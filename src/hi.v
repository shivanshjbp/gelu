==> flow/design.v <==
`timescale 1ns/1ps
module ITAGelu (
  input  wire          io_clk,
  input  wire          io_rst_ni,
  input  wire [15:0]   io_b_i,
  input  wire [15:0]   io_c_i,
  input  wire          io_calc_en_i,
  input  wire          io_calc_en_q_i,
  input  wire [7:0]    io_data_i,
  output wire [25:0]   io_data_o
);
  wire       [15:0]   _zz_coreArea_erf_abs;
  wire       [15:0]   _zz_coreArea_erf_clipped;
  wire       [15:0]   _zz_coreArea_erf_clipped_1;
  wire       [25:0]   _zz_coreArea_poly_sq_d;
  wire       [31:0]   _zz_coreArea_poly_sq_d_1;
  wire       [25:0]   _zz_coreArea_erf_L_q1;
  wire       [25:0]   _zz_coreArea_gelu_erf_q1;
  wire       [25:0]   _zz_coreArea_gelu_sum_q1;
  wire       [25:0]   _zz_coreArea_gelu_out_q1;
  wire       [33:0]   _zz_coreArea_gelu_out_q1_1;
  reg        [15:0]   coreArea_c_q1;
  reg        [7:0]    coreArea_data_q1;
  reg                 coreArea_erf_sgn_q1;
  reg        [25:0]   coreArea_poly_sq_q1;
  reg        [25:0]   coreArea_gelu_out_q2;
  wire       [15:0]   coreArea_data_sign_ext;
  wire                coreArea_erf_sgn_d;
  wire       [15:0]   coreArea_erf_abs;
  wire       [15:0]   coreArea_erf_clipped;
  wire       [15:0]   coreArea_poly_d;
  wire       [25:0]   coreArea_poly_sq_d;
  wire       [25:0]   coreArea_erf_L_q1;
  wire       [25:0]   coreArea_gelu_erf_q1;
  wire       [25:0]   coreArea_gelu_sum_q1;
  wire       [25:0]   coreArea_gelu_out_q1;
  assign _zz_coreArea_erf_abs = (- coreArea_data_sign_ext);
  assign _zz_coreArea_erf_clipped = (- io_b_i);
  assign _zz_coreArea_erf_clipped_1 = (- io_b_i);
  assign _zz_coreArea_poly_sq_d_1 = ($signed(coreArea_poly_d) * $signed(coreArea_poly_d));
  assign _zz_coreArea_poly_sq_d = _zz_coreArea_poly_sq_d_1[25:0];
  assign _zz_coreArea_erf_L_q1 = {{10{coreArea_c_q1[15]}}, coreArea_c_q1};
  assign _zz_coreArea_gelu_erf_q1 = (- coreArea_erf_L_q1);
  assign _zz_coreArea_gelu_sum_q1 = {{10{coreArea_c_q1[15]}}, coreArea_c_q1};
  assign _zz_coreArea_gelu_out_q1_1 = ($signed(coreArea_data_q1) * $signed(coreArea_gelu_sum_q1));
  assign _zz_coreArea_gelu_out_q1 = _zz_coreArea_gelu_out_q1_1[25:0];
  assign coreArea_data_sign_ext = {{8{io_data_i[7]}}, io_data_i};
  assign coreArea_erf_sgn_d = ($signed(io_data_i) < $signed(8'h0));
  assign coreArea_erf_abs = (coreArea_erf_sgn_d ? _zz_coreArea_erf_abs : coreArea_data_sign_ext);
  assign coreArea_erf_clipped = (($signed(_zz_coreArea_erf_clipped) < $signed(coreArea_erf_abs)) ? _zz_coreArea_erf_clipped_1 : coreArea_erf_abs);
  assign coreArea_poly_d = ($signed(coreArea_erf_clipped) + $signed(io_b_i));
  assign coreArea_poly_sq_d = (io_calc_en_i ? _zz_coreArea_poly_sq_d : coreArea_poly_sq_q1);
  assign coreArea_erf_L_q1 = ($signed(coreArea_poly_sq_q1) + $signed(_zz_coreArea_erf_L_q1));
  assign coreArea_gelu_erf_q1 = (coreArea_erf_sgn_q1 ? _zz_coreArea_gelu_erf_q1 : coreArea_erf_L_q1);
  assign coreArea_gelu_sum_q1 = ($signed(coreArea_gelu_erf_q1) + $signed(_zz_coreArea_gelu_sum_q1));
  assign coreArea_gelu_out_q1 = (io_calc_en_q_i ? _zz_coreArea_gelu_out_q1 : coreArea_gelu_out_q2);
  assign io_data_o = coreArea_gelu_out_q2;
  always @(posedge io_clk or negedge io_rst_ni) begin
    if(!io_rst_ni) begin
      coreArea_c_q1 <= 16'h0;
      coreArea_data_q1 <= 8'h0;
      coreArea_erf_sgn_q1 <= 1'b0;
      coreArea_poly_sq_q1 <= 26'h0;
      coreArea_gelu_out_q2 <= 26'h0;
    end else begin
      coreArea_c_q1 <= io_c_i;
      coreArea_data_q1 <= io_data_i;
      coreArea_erf_sgn_q1 <= coreArea_erf_sgn_d;
      coreArea_poly_sq_q1 <= coreArea_poly_sq_d;
      coreArea_gelu_out_q2 <= coreArea_gelu_out_q1;
    end
  end
endmodule
### Step by step through the tools: ITAGelu

What the tools print for ITAGelu, step after step.
Lines are those of the file above, counted from 1.
Operators carry their Yosys type and port widths (W data, S select, Z words).
Cell names lack the library's common part.
A cell with -- has no value.

| inputs | value |
|---|---|
| top module | ITAGelu |
| clock input | io_clk |
| standard-cell library | sky130hd |
| corner | tt_025C_1v80 |

### Word-level counts

Source: Yosys, flattened and elaborated, memories not mapped. Widths are those after wreduce; folded enables and synchronous resets count as part of the registers. Registers that Yosys merges into a memory's read port (data or address) are not register bits. Print and check cells do not count. Equal cells are merged and count once.

| cells by class | value |
|---|---|
| $add $sub $neg | 6 |
| multipliers | 2 |
| divide/modulo/power cells | 0 |
| $lt $le $gt $ge | 2 |
| eq/ne operators | 0 |
| shift-type cells | 0 |
| multiplexer cells | 3 |
| bitwise logic cells | 0 |
| reductions and logical operators | 0 |

Operators by type and width:

| cell | count |
|---|---|
| $mul A16 B16 Y26 | 1 |
| $mul A8 B26 Y26 | 1 |
| $add A26 B16 Y26 | 2 |
| $neg A16 Y16 | 2 |
| $mux W16 | 2 |
| $neg A26 Y26 | 1 |
| $mux W26 | 1 |
| $add A16 B16 Y16 | 1 |
| $lt A16 B16 Y1 | 1 |
| $lt A8 B1 Y1 const B | 1 |

| word-level totals | value |
|---|---|
| register bits | 77 |
| latch bits | 0 |
| RAM bits | 0 |
| ROM bits | 0 |
| word width x clocked read ports | 0 |
| memory cells | 0 |
| output and inout bits | 26 |
| word-level cells | 18 |

### Longest topological paths

Longest topological path by Yosys (ltp), each cell counted once; first at word level (registers and memories cut), then after technology mapping (sequential cells cut; the memories' decode and read muxes count).

| logic depth | value |
|---|---|
| depth in word-level cells | 6 |
| ABC_AREA | 0 |
| mapped depth | 56 |

### Synthesis result

Yosys stat after the flow's synthesis: flattened, memories mapped to cells. It holds for the ABC_AREA given above (unset counts as 0); a run with the other value may have another netlist.

| synthesis totals | value |
|---|---|
| cells in the netlist | 2,205 |
| chip area (Yosys) | 19,598.8 µm² |
| sequential area | 1,876.8 µm² |
| mapped flip-flops | 75 |
| buffers | 47 |

Cells by type:

| cell | count | area in all (µm²) |
|---|---|---|
| fa_1 | 309 | 6.19E+03 |
| ha_1 | 213 | 2.67E+03 |
| dfrtp_1 | 75 | 1,876.8 |
| inv_1 | 477 | 1.79E+03 |
| xnor2_1 | 118 | 1.03E+03 |
| and2_1 | 114 | 713.184 |
| nand2_1 | 173 | 649.373 |
| mux2_2 | 40 | 450.432 |
| xor2_1 | 46 | 402.886 |
| nor2_1 | 101 | 379.114 |
| a21oi_1 | 70 | 350.336 |
| nand2b_1 | 54 | 337.824 |
| a21o_1 | 41 | 307.795 |
| o21ai_0 | 58 | 290.278 |
| nor2b_1 | 35 | 218.96 |
| clkbuf_1 | 45 | 168.912 |
| nor3_1 | 23 | 115.11 |
| a31oi_1 | 15 | 93.84 |

Other cell types: 60; their cells: 198.

### Path before layout

Path of least setup slack by OpenSTA after synthesis, without wires, with an ideal clock, recovery checks aside; 20% of the period is set as input and as output delay. Where synthesis merged equal registers, the netlist keeps one of their names.

| timing after synthesis | value |
|---|---|
| path kind | input-to-reg |
| start | in io_b_i[2] |
| end | reg coreArea_poly_sq_q1[24] |
| period | 18.5 ns |
| setup time | 0.125 ns |
| launch time at the first pin | 3.700 ns |
| data arrival time | 14.402 ns |
| setup slack | 3.973 ns |
| delay of the path | 10.827 ns |
| stages | 49 |
| path buffers | 1 |
| synthesis period reached | 14.527 ns |

"delay of the path" is the arrival time less input delay plus setup time.
"stages": output pins that drive a net of the path, with the launching flip-flop's if there is one; two outputs of one cell count as two.
"synthesis period reached" is the clock period less the worst setup slack; recovery checks do not enter. This is arithmetic on one report: input and output delays are still those of the set period (20% each).
The rows between start and end are the longest chain of elaborated cells between them; the timing report does not say that the signal goes this way. Where chains are equally long, one stands for them.
Each line given opens the expression or statement behind the cell; cells for indexed reads and writes are added by Yosys, which also makes memories of some case tables.

| between the ends, after synthesis | value |
|---|---|
| cell sequence | nor3_1 > nand2b_1 > nor4_1 > nand2_1 > or3_1 > xor2_1 > ha_1 > o21ai_0 > nand2b_1 > a21oi_1 > nor2_1 > a21oi_1 > xor2_1 > clkbuf_1 > nand2_1 > o21a_1 > ha_1 > a21o_1 > (+13 left out) > fa_1 > inv_1 > fa_1 > fa_1 > inv_1 > fa_1 > fa_1 > inv_1 > fa_1 > inv_1 > ha_1 > a21o_1 > a211o_1 > and3_1 > a311oi_1 > o21ai_1 > xor2_1 > mux2_2 |
| cells in the longest elaborated chain | 5 |
| elaborated cells on any way between the ends | 5 |
| classes of those cells | add/sub: 2; mul: 1; compare: 1; mux: 1 |

RTL lines, path after synthesis:

| element | RTL line | text |
|---|---|---|
| from (decl) | 5 | `input  wire [15:0]   io_b_i,` |
| $neg A16 Y16 | 38 | `assign _zz_coreArea_erf_clipped = (- io_b_i);` |
| $lt A16 B16 Y1 | 50 | `assign coreArea_erf_clipped = (($signed(_zz_coreArea_erf_clipped) < $signed(coreArea_erf_abs)) ? _zz_coreArea_ ...` |
| $mux W16 | 50 |  |
| $add A16 B16 Y16 | 51 | `assign coreArea_poly_d = ($signed(coreArea_erf_clipped) + $signed(io_b_i));` |
| $mul A16 B16 Y26 | 40 | `assign _zz_coreArea_poly_sq_d_1 = ($signed(coreArea_poly_d) * $signed(coreArea_poly_d));` |
| to (assign) | 63 | `coreArea_poly_sq_q1 <= 26'h0;` |
| to (assign) | 69 | `coreArea_poly_sq_q1 <= coreArea_poly_sq_d;` |
| to (decl) | 25 | `reg        [25:0]   coreArea_poly_sq_q1;` |

### Worst path after layout

Path of least setup slack in the final report of flow run 1 (OpenROAD, finished layout, wires in). Where an end is a register, its clock arrival counts in the times.

| timing post-layout | value |
|---|---|
| path kind | input-to-reg |
| start | in io_b_i[2] |
| end | reg coreArea_poly_sq_q1[24] |
| period | 21.1 ns |
| setup time | 0.11 ns |
| launch time at the first pin | 4.22 ns |
| data arrival time | 16.75 ns |
| setup slack | 4.61 ns |
| stages | 50 |
| path buffers | 2 |

The rows between start and end are the longest chain of elaborated cells between them; the timing report does not say that the signal goes this way. Where chains are equally long, one stands for them.

| between the ends, post-layout | value |
|---|---|
| cell sequence | clkdlybuf4s50_1 > nor3_1 > nand2b_1 > nor4_1 > nand2_1 > or3_1 > xor2_1 > ha_1 > o21ai_0 > nand2b_1 > a21oi_1 > nor2_1 > a21oi_1 > xor2_1 > buf_4 > nand2_1 > o21a_1 > ha_1 > (+14 left out) > fa_1 > inv_1 > fa_1 > fa_1 > inv_1 > fa_1 > fa_1 > inv_1 > fa_1 > inv_1 > ha_1 > a21o_1 > a211o_1 > and3_1 > a311oi_1 > o21ai_1 > xor2_1 > mux2_2 |
| cells in the longest elaborated chain | 5 |
| elaborated cells on any way between the ends | 5 |
| classes of those cells | add/sub: 2; mul: 1; compare: 1; mux: 1 |

RTL lines, path post-layout:

| element | RTL line | text |
|---|---|---|
| from (decl) | 5 | `input  wire [15:0]   io_b_i,` |
| $neg A16 Y16 | 38 | `assign _zz_coreArea_erf_clipped = (- io_b_i);` |
| $lt A16 B16 Y1 | 50 | `assign coreArea_erf_clipped = (($signed(_zz_coreArea_erf_clipped) < $signed(coreArea_erf_abs)) ? _zz_coreArea_ ...` |
| $mux W16 | 50 |  |
| $add A16 B16 Y16 | 51 | `assign coreArea_poly_d = ($signed(coreArea_erf_clipped) + $signed(io_b_i));` |
| $mul A16 B16 Y26 | 40 | `assign _zz_coreArea_poly_sq_d_1 = ($signed(coreArea_poly_d) * $signed(coreArea_poly_d));` |
| to (assign) | 63 | `coreArea_poly_sq_q1 <= 26'h0;` |
| to (assign) | 69 | `coreArea_poly_sq_q1 <= coreArea_poly_sq_d;` |
| to (decl) | 25 | `reg        [25:0]   coreArea_poly_sq_q1;` |

Memo
Re: implementation data of ITAGelu

Flow measurements of ITAGelu on sky130hd: 2 stored runs with different settings, listed in no order. Input and output delays are each 20% of the period that was set; the output load is 0.01 pF.
"clock period reached" = clock period - worst setup slack. The figure is calculated, with input and output delays left at 20% of the set period.
"critical path time": the worst setup path's part of the clock period (all of it between registers, 20% less for each end at a port) less its slack. A launch clock that arrives late makes it longer, a capture clock that arrives late makes it shorter.

#### Flow run 1

| setting | value |
|---|---|
| period_ns | `21.1` |
| CAP_MARGIN | `20` |
| CORE_MARGIN | `2` |
| CORE_UTILIZATION | `40` |
| SLEW_MARGIN | `20` |

| result | value |
|---|---|
| post-synthesis cell area | 19,598.8 µm² |
| area of the die | 50,782.6 µm² |
| standard-cell area of the final layout | 21,340.5 µm² |
| utilization of the finished layout | 43.9 % |
| worst setup slack after layout | 4.611 ns |
| final setup TNS | 0.000 ns |
| worst hold slack | 0.499 ns |
| clock period reached | 16.489 ns |
| critical path time | 12.27 ns |
| worst setup path type | input-to-reg |

#### Flow run 2

| setting | value |
|---|---|
| period_ns | `13.8` |
| CORE_UTILIZATION | `22` |
| CORE_ASPECT_RATIO | `0.58` |
| CELL_PAD_IN_SITES_DETAIL_PLACEMENT | `2` |
| TNS_END_PERCENT | `5` |
| ABC_AREA | `0` |
| SLEW_MARGIN | `10` |
| CAP_MARGIN | `20` |
| CORE_MARGIN | `2` |

| result | value |
|---|---|
| post-synthesis cell area | 19,598.8 µm² |
| area of the die | 91,577.9 µm² |
| standard-cell area of the final layout | 23,441.2 µm² |
| utilization of the finished layout | 26.5 % |
| worst setup slack after layout | 0.369 ns |
| final setup TNS | 0.000 ns |
| worst hold slack | 0.509 ns |
| clock period reached | 13.431 ns |
| critical path time | 10.67 ns |
| worst setup path type | input-to-reg |
